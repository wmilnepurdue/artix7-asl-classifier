==> flow/design.v <==
localparam [4:0] ADD      = 5'b0_0000;
localparam [4:0] SUB      = 5'b0_0001;
localparam [4:0] MULT     = 5'b0_0010;  
localparam [4:0] DIV      = 5'b0_0011;  
localparam [4:0] MOV      = 5'b0_0100;
localparam [4:0] OR       = 5'b0_0101;
localparam [4:0] AND      = 5'b0_0110;
localparam [4:0] INV      = 5'b0_0111;
localparam [4:0] SLL      = 5'b0_1000;
localparam [4:0] SRR      = 5'b0_1001;						  
localparam [4:0] JEQ      = 5'b0_1010;
localparam [4:0] JNEQ     = 5'b0_1011; 
localparam [4:0] JGR      = 5'b0_1100;  
localparam [4:0] JLT      = 5'b0_1101;  
localparam [4:0] CALL     = 5'b0_1110; 
localparam [4:0] RET      = 5'b0_1111;
localparam [4:0] SW8_0    = 5'b1_0000;
localparam [4:0] SW8_1    = 5'b1_0001;
localparam [4:0] SW8_2    = 5'b1_0010;
localparam [4:0] SW8_3    = 5'b1_0011;
localparam [4:0] SW16_0   = 5'b1_0100;
localparam [4:0] SW16_1   = 5'b1_0101;
localparam [4:0] SW32     = 5'b1_0110;
localparam [4:0] IMMI_L   = 5'b1_0111;
localparam [4:0] LW8_0    = 5'b1_1000;
localparam [4:0] LW8_1    = 5'b1_1001;
localparam [4:0] LW8_2    = 5'b1_1010;
localparam [4:0] LW8_3    = 5'b1_1011;
localparam [4:0] LW16_0   = 5'b1_1100;
localparam [4:0] LW16_1   = 5'b1_1101;
localparam [4:0] LW32     = 5'b1_1110;
localparam [4:0] IMMI_H   = 5'b1_1111;
`timescale 1ns / 1ps
module mult_core(
    input wire  A_i,
    input wire  B_i,
    input wire  SP_i,
    input wire  C_i,
    output wire P_o,
    output wire C_o
);
wire A_w;
wire B_w;
assign C_o  = ( A_w & B_w ) | (C_i & (A_w ^ B_w));
assign P_o  = ( A_w ^ B_w ^ C_i);
assign A_w = SP_i;
assign B_w = A_i & B_i;
endmodule
`timescale 1ns / 1ps
module mult_csa(
    input  [7:0] C_i,
    input  [7:0] SP_i,
    input        C0_i,
    output [8:0] P_o
);
wire [8:0] Po_lower;
wire [8:0] Po_upper;
assign P_o = C0_i ? Po_upper : Po_lower;
mult_half_csa MULT_CSA_LOWER (
    .C_i    (C_i      ),
    .SP_i   (SP_i     ),
    .C0_i   (1'b0     ),
    .P_o    (Po_lower )
);
mult_half_csa MULT_CSA_UPPER (
    .C_i    (C_i      ),
    .SP_i   (SP_i     ),
    .C0_i   (1'b1     ),
    .P_o    (Po_upper )
);
endmodule
`timescale 1ns / 1ps
module mult_csa32( 
    input  [31:0] C_i,   
    input  [31:0] SP_i,  
    output [31:0] P_o
);
wire [8:0] Pf_w [3:0];
assign P_o[ 7: 0] = Pf_w[0][7:0];
assign P_o[15: 8] = Pf_w[1][7:0];
assign P_o[23:16] = Pf_w[2][7:0];
assign P_o[31:24] = Pf_w[3][7:0];
mult_csa MULT_BIT_31_24 (
    .C_i   (C_i [31:24] ),
    .SP_i  ({1'b1, SP_i[30:24]}),
    .C0_i  (Pf_w[2][8]  ),
    .P_o   (Pf_w [3]    )
);
mult_csa MULT_BIT_23_16 (
    .C_i   (C_i [23:16] ),
    .SP_i  (SP_i[23:16]  ),
    .C0_i  (Pf_w[1][8]  ),
    .P_o   (Pf_w [2]    )
);
mult_csa MULT_BIT_15_8 (
    .C_i   (C_i [15:8] ),
    .SP_i  (SP_i[15:8] ),
    .C0_i  (Pf_w[0][8] ),
    .P_o   (Pf_w [1]   )
);
mult_half_csa MULT_BIT_7_0 (
    .C_i   (C_i [7:0] ),
    .SP_i  (SP_i[7:0] ),
    .C0_i  (1'b0      ),
    .P_o   (Pf_w [0] )
);
endmodule
`timescale 1ns / 1ps
module mult_half_csa(
    input  [7:0] C_i,
    input  [7:0] SP_i,
    input        C0_i,
    output [8:0] P_o
);
wire [7:0] C_w;
assign P_o[8] = C_w[7];
for(genvar i0 = 0; i0 < 8; i0++) begin : MULT_END_GEN
    logic A_i;
    logic xSP_i;
    logic xC_i;
    if(i0 == 0) begin
        assign A_i = C0_i;
    end
    else begin
        assign A_i = C_w[i0-1];
    end
    mult_core u_MULTCORE0 (
        .A_i  (A_i      ),
        .B_i  (1'b1     ),
        .SP_i (SP_i[i0] ),
        .C_i  (C_i[i0]  ),
        .P_o  (P_o[i0]  ),
        .C_o  (C_w[i0]  )
    );
end
endmodule
`timescale 1ns / 1ps
module multiplier(
    input               clk,
    input               resetn,
    input [31:0]        A_i,
    input [31:0]        B_i,
    input               enable_i,
    input               up_or_low_i,
    input               sign_i,
    output logic [31:0] Product,
    output logic        ready_o
);
typedef enum bit[1:0] {
   IDLE        = 2'b00,
   EXECUTE     = 2'b01,
   PRODUCT_RES = 2'b10,
   OUTPUT      = 2'b11
} state_t; 
state_t mult_state;
state_t mult_state_nxt;
logic [31:0] A_r;
logic [31:0] B_r;
logic        sign_r;
logic        sign_res_r;
logic        up_or_low_r;
logic [4:0]  ctr_c;
logic [4:0]  ctr_r;
logic [4:0]  ctr_dup_r;
logic [31:0] CarryInterim;
logic [63:0] ProductInterim;
wire  [31:0] C_w;
wire  [31:0] P_w;
wire  [62:0] ProductInterim_Neg;
wire  [31:0] Pf_w;
assign ProductInterim_Neg = ~ProductInterim[62:0] + 1'b1;
always_comb begin
    mult_state_nxt = mult_state;
    case(mult_state)
        IDLE: begin
            if(enable_i) begin
                mult_state_nxt = EXECUTE;
            end
        end
        EXECUTE: begin
            if(ctr_r == 5'h1_F) begin
                mult_state_nxt = PRODUCT_RES;
            end
        end
        PRODUCT_RES: begin
            mult_state_nxt = OUTPUT;
        end
        OUTPUT: begin
            mult_state_nxt = IDLE;
        end
    endcase
end
always_ff @(posedge clk, negedge resetn) begin
    if(~resetn) begin
        mult_state <= IDLE;
    end
    else begin
        mult_state <= mult_state_nxt;
    end
end
always_comb begin
    ctr_c = ctr_r;
    if(mult_state == IDLE) begin
        ctr_c = 5'h0;
    end
    else if (mult_state == EXECUTE && (ctr_r != 5'h1F))begin
		ctr_c = ctr_r + 1'b1;
    end
end
always_ff @ (posedge clk, negedge resetn) begin
    if(~resetn) begin
        ctr_r     <= 5'h0;
        ctr_dup_r <= 5'h0;
    end
    else begin
        ctr_r     <= ctr_c;
        ctr_dup_r <= ctr_c;
    end
end
always_ff @ (posedge clk, negedge resetn) begin
    if(~resetn) begin
        A_r         <= {32{1'b0}};
        B_r         <= {32{1'b0}};
        sign_r      <= 1'b0;
        sign_res_r  <= 1'b0;
        up_or_low_r <= 1'b0;
        Product     <= {32{1'b0}};
        ready_o     <= 1'b0;
    end
    else begin
        if(mult_state == IDLE) begin
            if(enable_i) begin
                sign_r      <= sign_i;
                sign_res_r  <= A_i[31] != B_i[31];
                up_or_low_r <= up_or_low_i;
                if(A_i[31] & sign_i) begin
                    A_r[30:0] <= ~A_i[30:0] + 1'b1;
                    A_r[31]   <= 1'b0;
                end
                else begin
                    A_r       <= A_i;
                end
                if(B_i[31] & sign_i) begin
                    B_r[30:0] <= ~B_i[30:0] + 1'b1;
                    B_r[31]   <= 1'b0;
                end
                else begin
                    B_r       <= B_i;
                end
            end
        end
        if(mult_state == OUTPUT) begin
            ready_o <= 1'b1;
            case({(sign_r & sign_res_r), up_or_low_r, ProductInterim[63]})
                3'b000: Product <= ProductInterim[31:0];
                3'b001: Product <= ProductInterim[31:0];
                3'b010: Product <= ProductInterim[63:0];
                3'b011: Product <= ProductInterim[63:0];
                3'b100: Product <= ProductInterim[31:0];
                3'b101: Product <= ProductInterim_Neg[31:0];
                3'b111: Product <= {1'b1, ProductInterim_Neg[62:32]};
            endcase
        end
        else begin
            ready_o = 1'b0;
        end
    end
end
always_ff @ (posedge clk, negedge resetn) begin
    if(~resetn) begin
        ProductInterim <= {64{1'b0}};
        CarryInterim   <= {32{1'b0}};
    end
    else begin
        case(mult_state)
            IDLE: begin 
                  ProductInterim <= 64'h0;
                  CarryInterim   <= 32'h0;
            end
            EXECUTE: begin
                CarryInterim <= C_w;
                case(ctr_dup_r)
                    5'b0_0000: ProductInterim[31: 0] <= P_w;
                    5'b0_0001: ProductInterim[32: 1] <= P_w;
                    5'b0_0010: ProductInterim[33: 2] <= P_w;
                    5'b0_0011: ProductInterim[34: 3] <= P_w;
                    5'b0_0100: ProductInterim[35: 4] <= P_w;
                    5'b0_0101: ProductInterim[36: 5] <= P_w;
                    5'b0_0110: ProductInterim[37: 6] <= P_w;
                    5'b0_0111: ProductInterim[38: 7] <= P_w;
                    5'b0_1000: ProductInterim[39: 8] <= P_w;
                    5'b0_1001: ProductInterim[40: 9] <= P_w;
                    5'b0_1010: ProductInterim[41:10] <= P_w;
                    5'b0_1011: ProductInterim[42:11] <= P_w;
                    5'b0_1100: ProductInterim[43:12] <= P_w;
                    5'b0_1101: ProductInterim[44:13] <= P_w;
                    5'b0_1110: ProductInterim[45:14] <= P_w;
                    5'b0_1111: ProductInterim[46:15] <= P_w;
                    5'b1_0000: ProductInterim[47:16] <= P_w;
                    5'b1_0001: ProductInterim[48:17] <= P_w;
                    5'b1_0010: ProductInterim[49:18] <= P_w;
                    5'b1_0011: ProductInterim[50:19] <= P_w;
                    5'b1_0100: ProductInterim[51:20] <= P_w;
                    5'b1_0101: ProductInterim[52:21] <= P_w;
                    5'b1_0110: ProductInterim[53:22] <= P_w;
                    5'b1_0111: ProductInterim[54:23] <= P_w;
                    5'b1_1000: ProductInterim[55:24] <= P_w;
                    5'b1_1001: ProductInterim[56:25] <= P_w;
                    5'b1_1010: ProductInterim[57:26] <= P_w;
                    5'b1_1011: ProductInterim[58:27] <= P_w;
                    5'b1_1100: ProductInterim[59:28] <= P_w;
                    5'b1_1101: ProductInterim[60:29] <= P_w;
                    5'b1_1110: ProductInterim[61:30] <= P_w;
                    5'b1_1111: ProductInterim[62:31] <= P_w;
                endcase
            end
            PRODUCT_RES: begin
                ProductInterim[63:32] <= Pf_w;
            end
        endcase
    end
end
for(genvar i0 = 0; i0 < 32; i0++) begin : MULT_GENERATE
    logic m_A;
    logic m_B;
    logic m_Si;
    logic m_Ci;
    always_comb begin
        m_A  = 1'b0;
        m_B  = 1'b0;
        m_Si = 1'b0;
        m_Ci = 1'b0;
        if(mult_state == EXECUTE) begin
            m_A = A_r[i0];
            m_B = B_r[ctr_r];
            if(ctr_r != 5'h0) begin
                m_Si = ProductInterim[{1'b0, ctr_dup_r} + i0];
                m_Ci = CarryInterim[i0];
            end
        end
    end
    mult_core u_MULTCORE0 (
        .A_i  (m_A     ),
        .B_i  (m_B     ),
        .SP_i (m_Si    ),
        .C_i  (m_Ci    ),
        .P_o  (P_w[i0] ),
        .C_o  (C_w[i0] )
    ); 
end
wire [31:0] Pp_w = P_w;
wire AreEqual = (Pf_w == Pp_w) & (mult_state == PRODUCT_RES);
mult_csa32 MULT_FINAL (
    .C_i    (CarryInterim          ),   
    .SP_i   (ProductInterim[63:32] ),  
    .P_o    (Pf_w                  )
);
endmodule
-- From RTL to reports: multiplier
Tool output for the design above, in the order of the flow.
Line numbers count from 1 in the design file above.
Operators: Yosys type, input widths -> output width; for muxes data width and select width s.
Cell names lack the library's common part.
Not given: --
- top module: multiplier
- clock port: clk
- standard-cell library: sky130hd
- corner: tt_025C_1v80

-- Word-level counts
Counts by Yosys on the flattened word-level netlist (proc, flatten, opt, wreduce; memories kept). Register bits leave out memories and registers merged into their read ports (data or address). Print and check cells are left out.
- noted bits in registers: 203
- noted bits of input ports: 69
- output and inout port bits at 33
- elaborated cells at 1085
- reduce/logical cells: 76
- equality and inequality tests: 105
- add/sub/neg operators at 35
- noted shift operators: 33
- mux-type cells: 303
- noted bitwise logic cells: 457
- operators by type and width (operator ; count):
    $shiftx 64x7->1 ; 31
    $and 1x1->1 ; 200
    $xor 1x1->1 ; 167
    $mux 1 ; 166
    $reduce_and 2->1 ; 65
    $pmux 1 s3 ; 33
    $add 5x5->6 const B ; 16
    $pmux 32 s3 ; 1
    $or 1x1->1 ; 82
    $eq 5x5->1 const B ; 16
    $pmux 1 s2 ; 35
    $ne 32x32->1 const B ; 2
    $shiftx 64x6->1 ; 1
    $pmux 32 s2 ; 1
    $add 63x1->63 const B ; 1
    $not 63->63 ; 1
    $add 31x1->31 const B ; 2
    $ne 31x31->1 const B ; 2
    $not 31->31 ; 2
    $pmux 1 s31 ; 2
    $mux 31 ; 2
    $ne 30x30->1 const B ; 2
    $pmux 1 s30 ; 2
    $ne 29x29->1 const B ; 2
    $pmux 1 s29 ; 2
    $ne 28x28->1 const B ; 2
    $pmux 1 s28 ; 2
    $ne 27x27->1 const B ; 2
Other operator kinds: 80; their cells: 167.

-- Logic depth
Longest topological path by Yosys (ltp), each cell counted once; first at word level (registers and memories cut), then after technology mapping (sequential cells cut; the memories' decode and read muxes count).
- depth in word-level cells: 28
- ABC_AREA at 0
- mapped depth: 23
- noted depth with buffers taken out: 21

-- Mapped cells and area
Yosys stat after the flow's synthesis: flattened, memories mapped to cells. It holds for the ABC_AREA given above (unset counts as 0); a run with the other value may have another netlist.
- noted standard cells after synthesis: 3212
- buffer cells at 391
- sequential part of the area at 5131.2 µm²
- flip-flop cells at 205
- noted cell area after synthesis: 23866.6 µm²
- cells by type (cell type ; count ; total area (µm²)):
    dfrtp_1 ; 204 ; 5.1E+03
    o22ai_1 ; 438 ; 2.74E+03
    nand2_1 ; 440 ; 1.65E+03
    mux4_2 ; 52 ; 1.17E+03
    o21ai_0 ; 234 ; 1.17E+03
    nor2_1 ; 301 ; 1.13E+03
    clkbuf_1 ; 281 ; 1.05E+03
    fa_1 ; 39 ; 780.749
    ha_1 ; 50 ; 625.6
    mux2i_1 ; 59 ; 590.566
    xnor2_1 ; 59 ; 516.746
    xor2_1 ; 55 ; 481.712
    nor4_1 ; 75 ; 469.2
    nor3_1 ; 91 ; 455.437
    a21oi_1 ; 80 ; 400.384
    a21o_1 ; 41 ; 307.795
    nand3_1 ; 52 ; 260.25
    o31ai_1 ; 34 ; 255.245
Other cell types: 81; their cells: 627.
By module: a second synthesis without flattening, with its own total; a netlist apart from the flattened one above.
- cell total of the unflattened synthesis: 3275
- area total of the unflattened synthesis: 26212.6 µm²
Rows give one instance, submodules left out.
- modules (module ; instances ; sequential area (µm²) ; cells ; area (µm²)):
    multiplier ; 1 ; 5131.2 ; 3054 ; 23404.9
    mult_core ; 88 ; 0.0 ; 2 ; 26.3
    mult_csa ; 3 ; 0.0 ; 12 ; 153.9
    mult_half_csa ; 7 ; 0.0 ; 1 ; 3.8
    mult_csa32 ; 1 ; 0.0 ; 2 ; 7.5

-- Worst setup path after synthesis
OpenSTA on the mapped netlist: ideal clock, no wires. The path of least setup slack (recovery checks aside). Input and output delay are each 20% of the period. Register names are those of the netlist, which keeps one name where synthesis merged equal registers.
- path kind: flip-flop to flip-flop
- start point: register (no name shown)
- end point: register (no name shown)
- stages: 24
- noted arrival time: 5477 ps
- noted library setup time: 82 ps
- buffers on the path: 2
- data required time at 6318 ps
- path slack at 842 ps
- clock period: 6400 ps
- time at the first pin: 0 ps
- noted delay of the path: 5559 ps
- noted synthesis period reached: 5558 ps
"delay of the path" = arrival - input delay + setup time.
"stages": output pins that drive a net of the path, with the launching flip-flop's if there is one; two outputs of one cell count as two.
"synthesis period reached" = period - worst setup slack (recovery checks aside). The figure is calculated, with input and output delays left at 20% of the set period.
Between the ends stands the longest chain of elaborated cells between them, by number of cells; it is not shown to be the way that was timed. Of several equally long chains one is given.
Each line given opens the expression or statement behind the cell; cells for indexed reads and writes are added by Yosys, which also makes memories of some case tables.
- cell sequence: dfrtp_1 > clkbuf_1 > or2_2 > ha_1 > a21o_1 > ha_1 > a21o_1 > ha_1 > a21o_1 > ha_1 > a21o_1 > ha_1 > a21o_1 > ha_1 > a21o_1 > ha_1 > a211oi_1 > a21oi_1 > buf_2 > mux2i_1 > o21ai_2 > mux2i_1 > mux2_2 > a31oi_1
- cells in the longest elaborated chain: 28
- elaborated cells between the ends (all ways): 85
- those cells by class: 4 x shift; 13 x mux; 68 x logic
- ends and longest elaborated chain, post-synthesis (element ; RTL line ; source):
    start, declared ; 166 ;
    start, assigned ; 292 ;
    start, assigned ; 293 ;
    $not 1->1 ; -- ;
    $and 1x1->1 ; 44 ; assign C_o  = ( A_w & B_w ) | (C_i & (A_w ^ B_w));
    $or 1x1->1 ; 44 ;
    $xor 1x1->1 ; 44 ;
    $and 1x1->1 ; 44 ;
    $or 1x1->1 ; 44 ;
    $xor 1x1->1 ; 44 ;
    [13 not listed] ; -- ;
    $or 1x1->1 ; 44 ;
    $xor 1x1->1 ; 44 ;
    $and 1x1->1 ; 44 ;
    $or 1x1->1 ; 44 ;
    $mux 9 x2 ; 58 ; assign P_o = C0_i ? Po_upper : Po_lower;
    $mux 8 ; 58 ;
    $pmux 1 s3 ; 275 ; case(mult_state)
    end, assigned ; 311 ;
    end, assigned ; 312 ;
    end, declared ; 166 ;

-- Worst path after layout
From the final timing report of run 1: the path of least setup slack in the routed layout; clock arrival at registers is part of the times.
The report prints the path's times to 10 ps; the period is as set.
- path kind: flip-flop to flip-flop
- start point: register (no name shown)
- end point: register (no name shown)
- stages: 23
- data required time at 9190 ps
- noted arrival time: 7270 ps
- time at the first pin: 590 ps
- noted library setup time: 160 ps
- path slack at 1920 ps
- buffers on the path: 1
- clock period: 8750 ps
Between the ends stands the longest chain of elaborated cells between them, by number of cells; it is not shown to be the way that was timed. Of several equally long chains one is given.
- cell sequence: dfrtp_1 > or2_2 > ha_1 > a21o_1 > ha_1 > a21o_1 > ha_1 > a21o_1 > ha_1 > a21o_1 > ha_1 > a21o_1 > ha_1 > a21o_1 > ha_1 > a211oi_1 > a21oi_1 > buf_4 > mux2i_1 > o21ai_2 > mux2i_1 > xor2_1 > a31oi_1
- cells in the longest elaborated chain: 28
- elaborated cells between the ends (all ways): 70
- those cells by class: 1 x shift; 7 x mux; 62 x logic
- ends and longest elaborated chain, post-layout (element ; RTL line ; source):
    start, declared ; 166 ;
    start, assigned ; 292 ;
    start, assigned ; 293 ;
    $not 1->1 ; -- ;
    $and 1x1->1 ; 44 ; assign C_o  = ( A_w & B_w ) | (C_i & (A_w ^ B_w));
    $or 1x1->1 ; 44 ;
    $xor 1x1->1 ; 44 ;
    $and 1x1->1 ; 44 ;
    $or 1x1->1 ; 44 ;
    $xor 1x1->1 ; 44 ;
    [13 not listed] ; -- ;
    $or 1x1->1 ; 44 ;
    $xor 1x1->1 ; 44 ;
    $and 1x1->1 ; 44 ;
    $or 1x1->1 ; 44 ;
    $mux 9 x2 ; 58 ; assign P_o = C0_i ? Po_upper : Po_lower;
    $mux 8 ; 58 ;
    $pmux 1 s3 ; 275 ; case(mult_state)
    end, assigned ; 314 ;
    end, assigned ; 318 ;
    end, declared ; 166 ;

Add stored flow runs of multiplier

Measured data: module multiplier, platform sky130hd, 2 stored runs of the flow under differing settings, order arbitrary. Input and output delays are each 20% of the period that was set; the output load is 0.01 pF.
"allowed time less slack (worst setup path)" = time allowed to the worst setup path (clock period - input delay - output delay, where it has them) - its slack; a late launch clock adds to it, a late capture clock takes from it.
"allowed time less slack (worst setup path)" is known to 10 ps.

Run 1
Settings were period_ns = 8.75; CORE_UTILIZATION = 26; SETUP_SLACK_MARGIN = 1.09; PLACE_DENSITY = 0.68; CORE_MARGIN = 9; CELL_PAD_IN_SITES_GLOBAL_PLACEMENT = 1; CELL_PAD_IN_SITES_DETAIL_PLACEMENT = 2; ABC_AREA = 0; GPL_ROUTABILITY_DRIVEN = 0; CTS_CLUSTER_SIZE = 95; SLEW_MARGIN = 30; MIN_ROUTING_LAYER = met1; MAX_ROUTING_LAYER = met5; CAP_MARGIN = 20
- synthesized cell area: 23866.6 µm²
- noted the area inside the die boundary: 103025.0 µm²
- standard-cell area after layout at 26634.3 µm²
- setup slack of the worst path at 1918 ps
- sum of negative setup slack at 0 ps
- allowed time less slack (worst setup path): 6830 ps
- class of the worst setup path: flip-flop to flip-flop

Run 2
Settings were period_ns = 5.38; CORE_UTILIZATION = 33; SETUP_SLACK_MARGIN = -0.33; PLACE_DENSITY = 0.78; CORE_ASPECT_RATIO = 0.75; CORE_MARGIN = 2; ABC_AREA = 0; GPL_ROUTABILITY_DRIVEN = 0; CTS_CLUSTER_SIZE = 17; CTS_CLUSTER_DIAMETER = 204; CAP_MARGIN = 20; MIN_ROUTING_LAYER = met2; MAX_ROUTING_LAYER = met4; SLEW_MARGIN = 20
- stopped before the end: routing reported GRT-0116
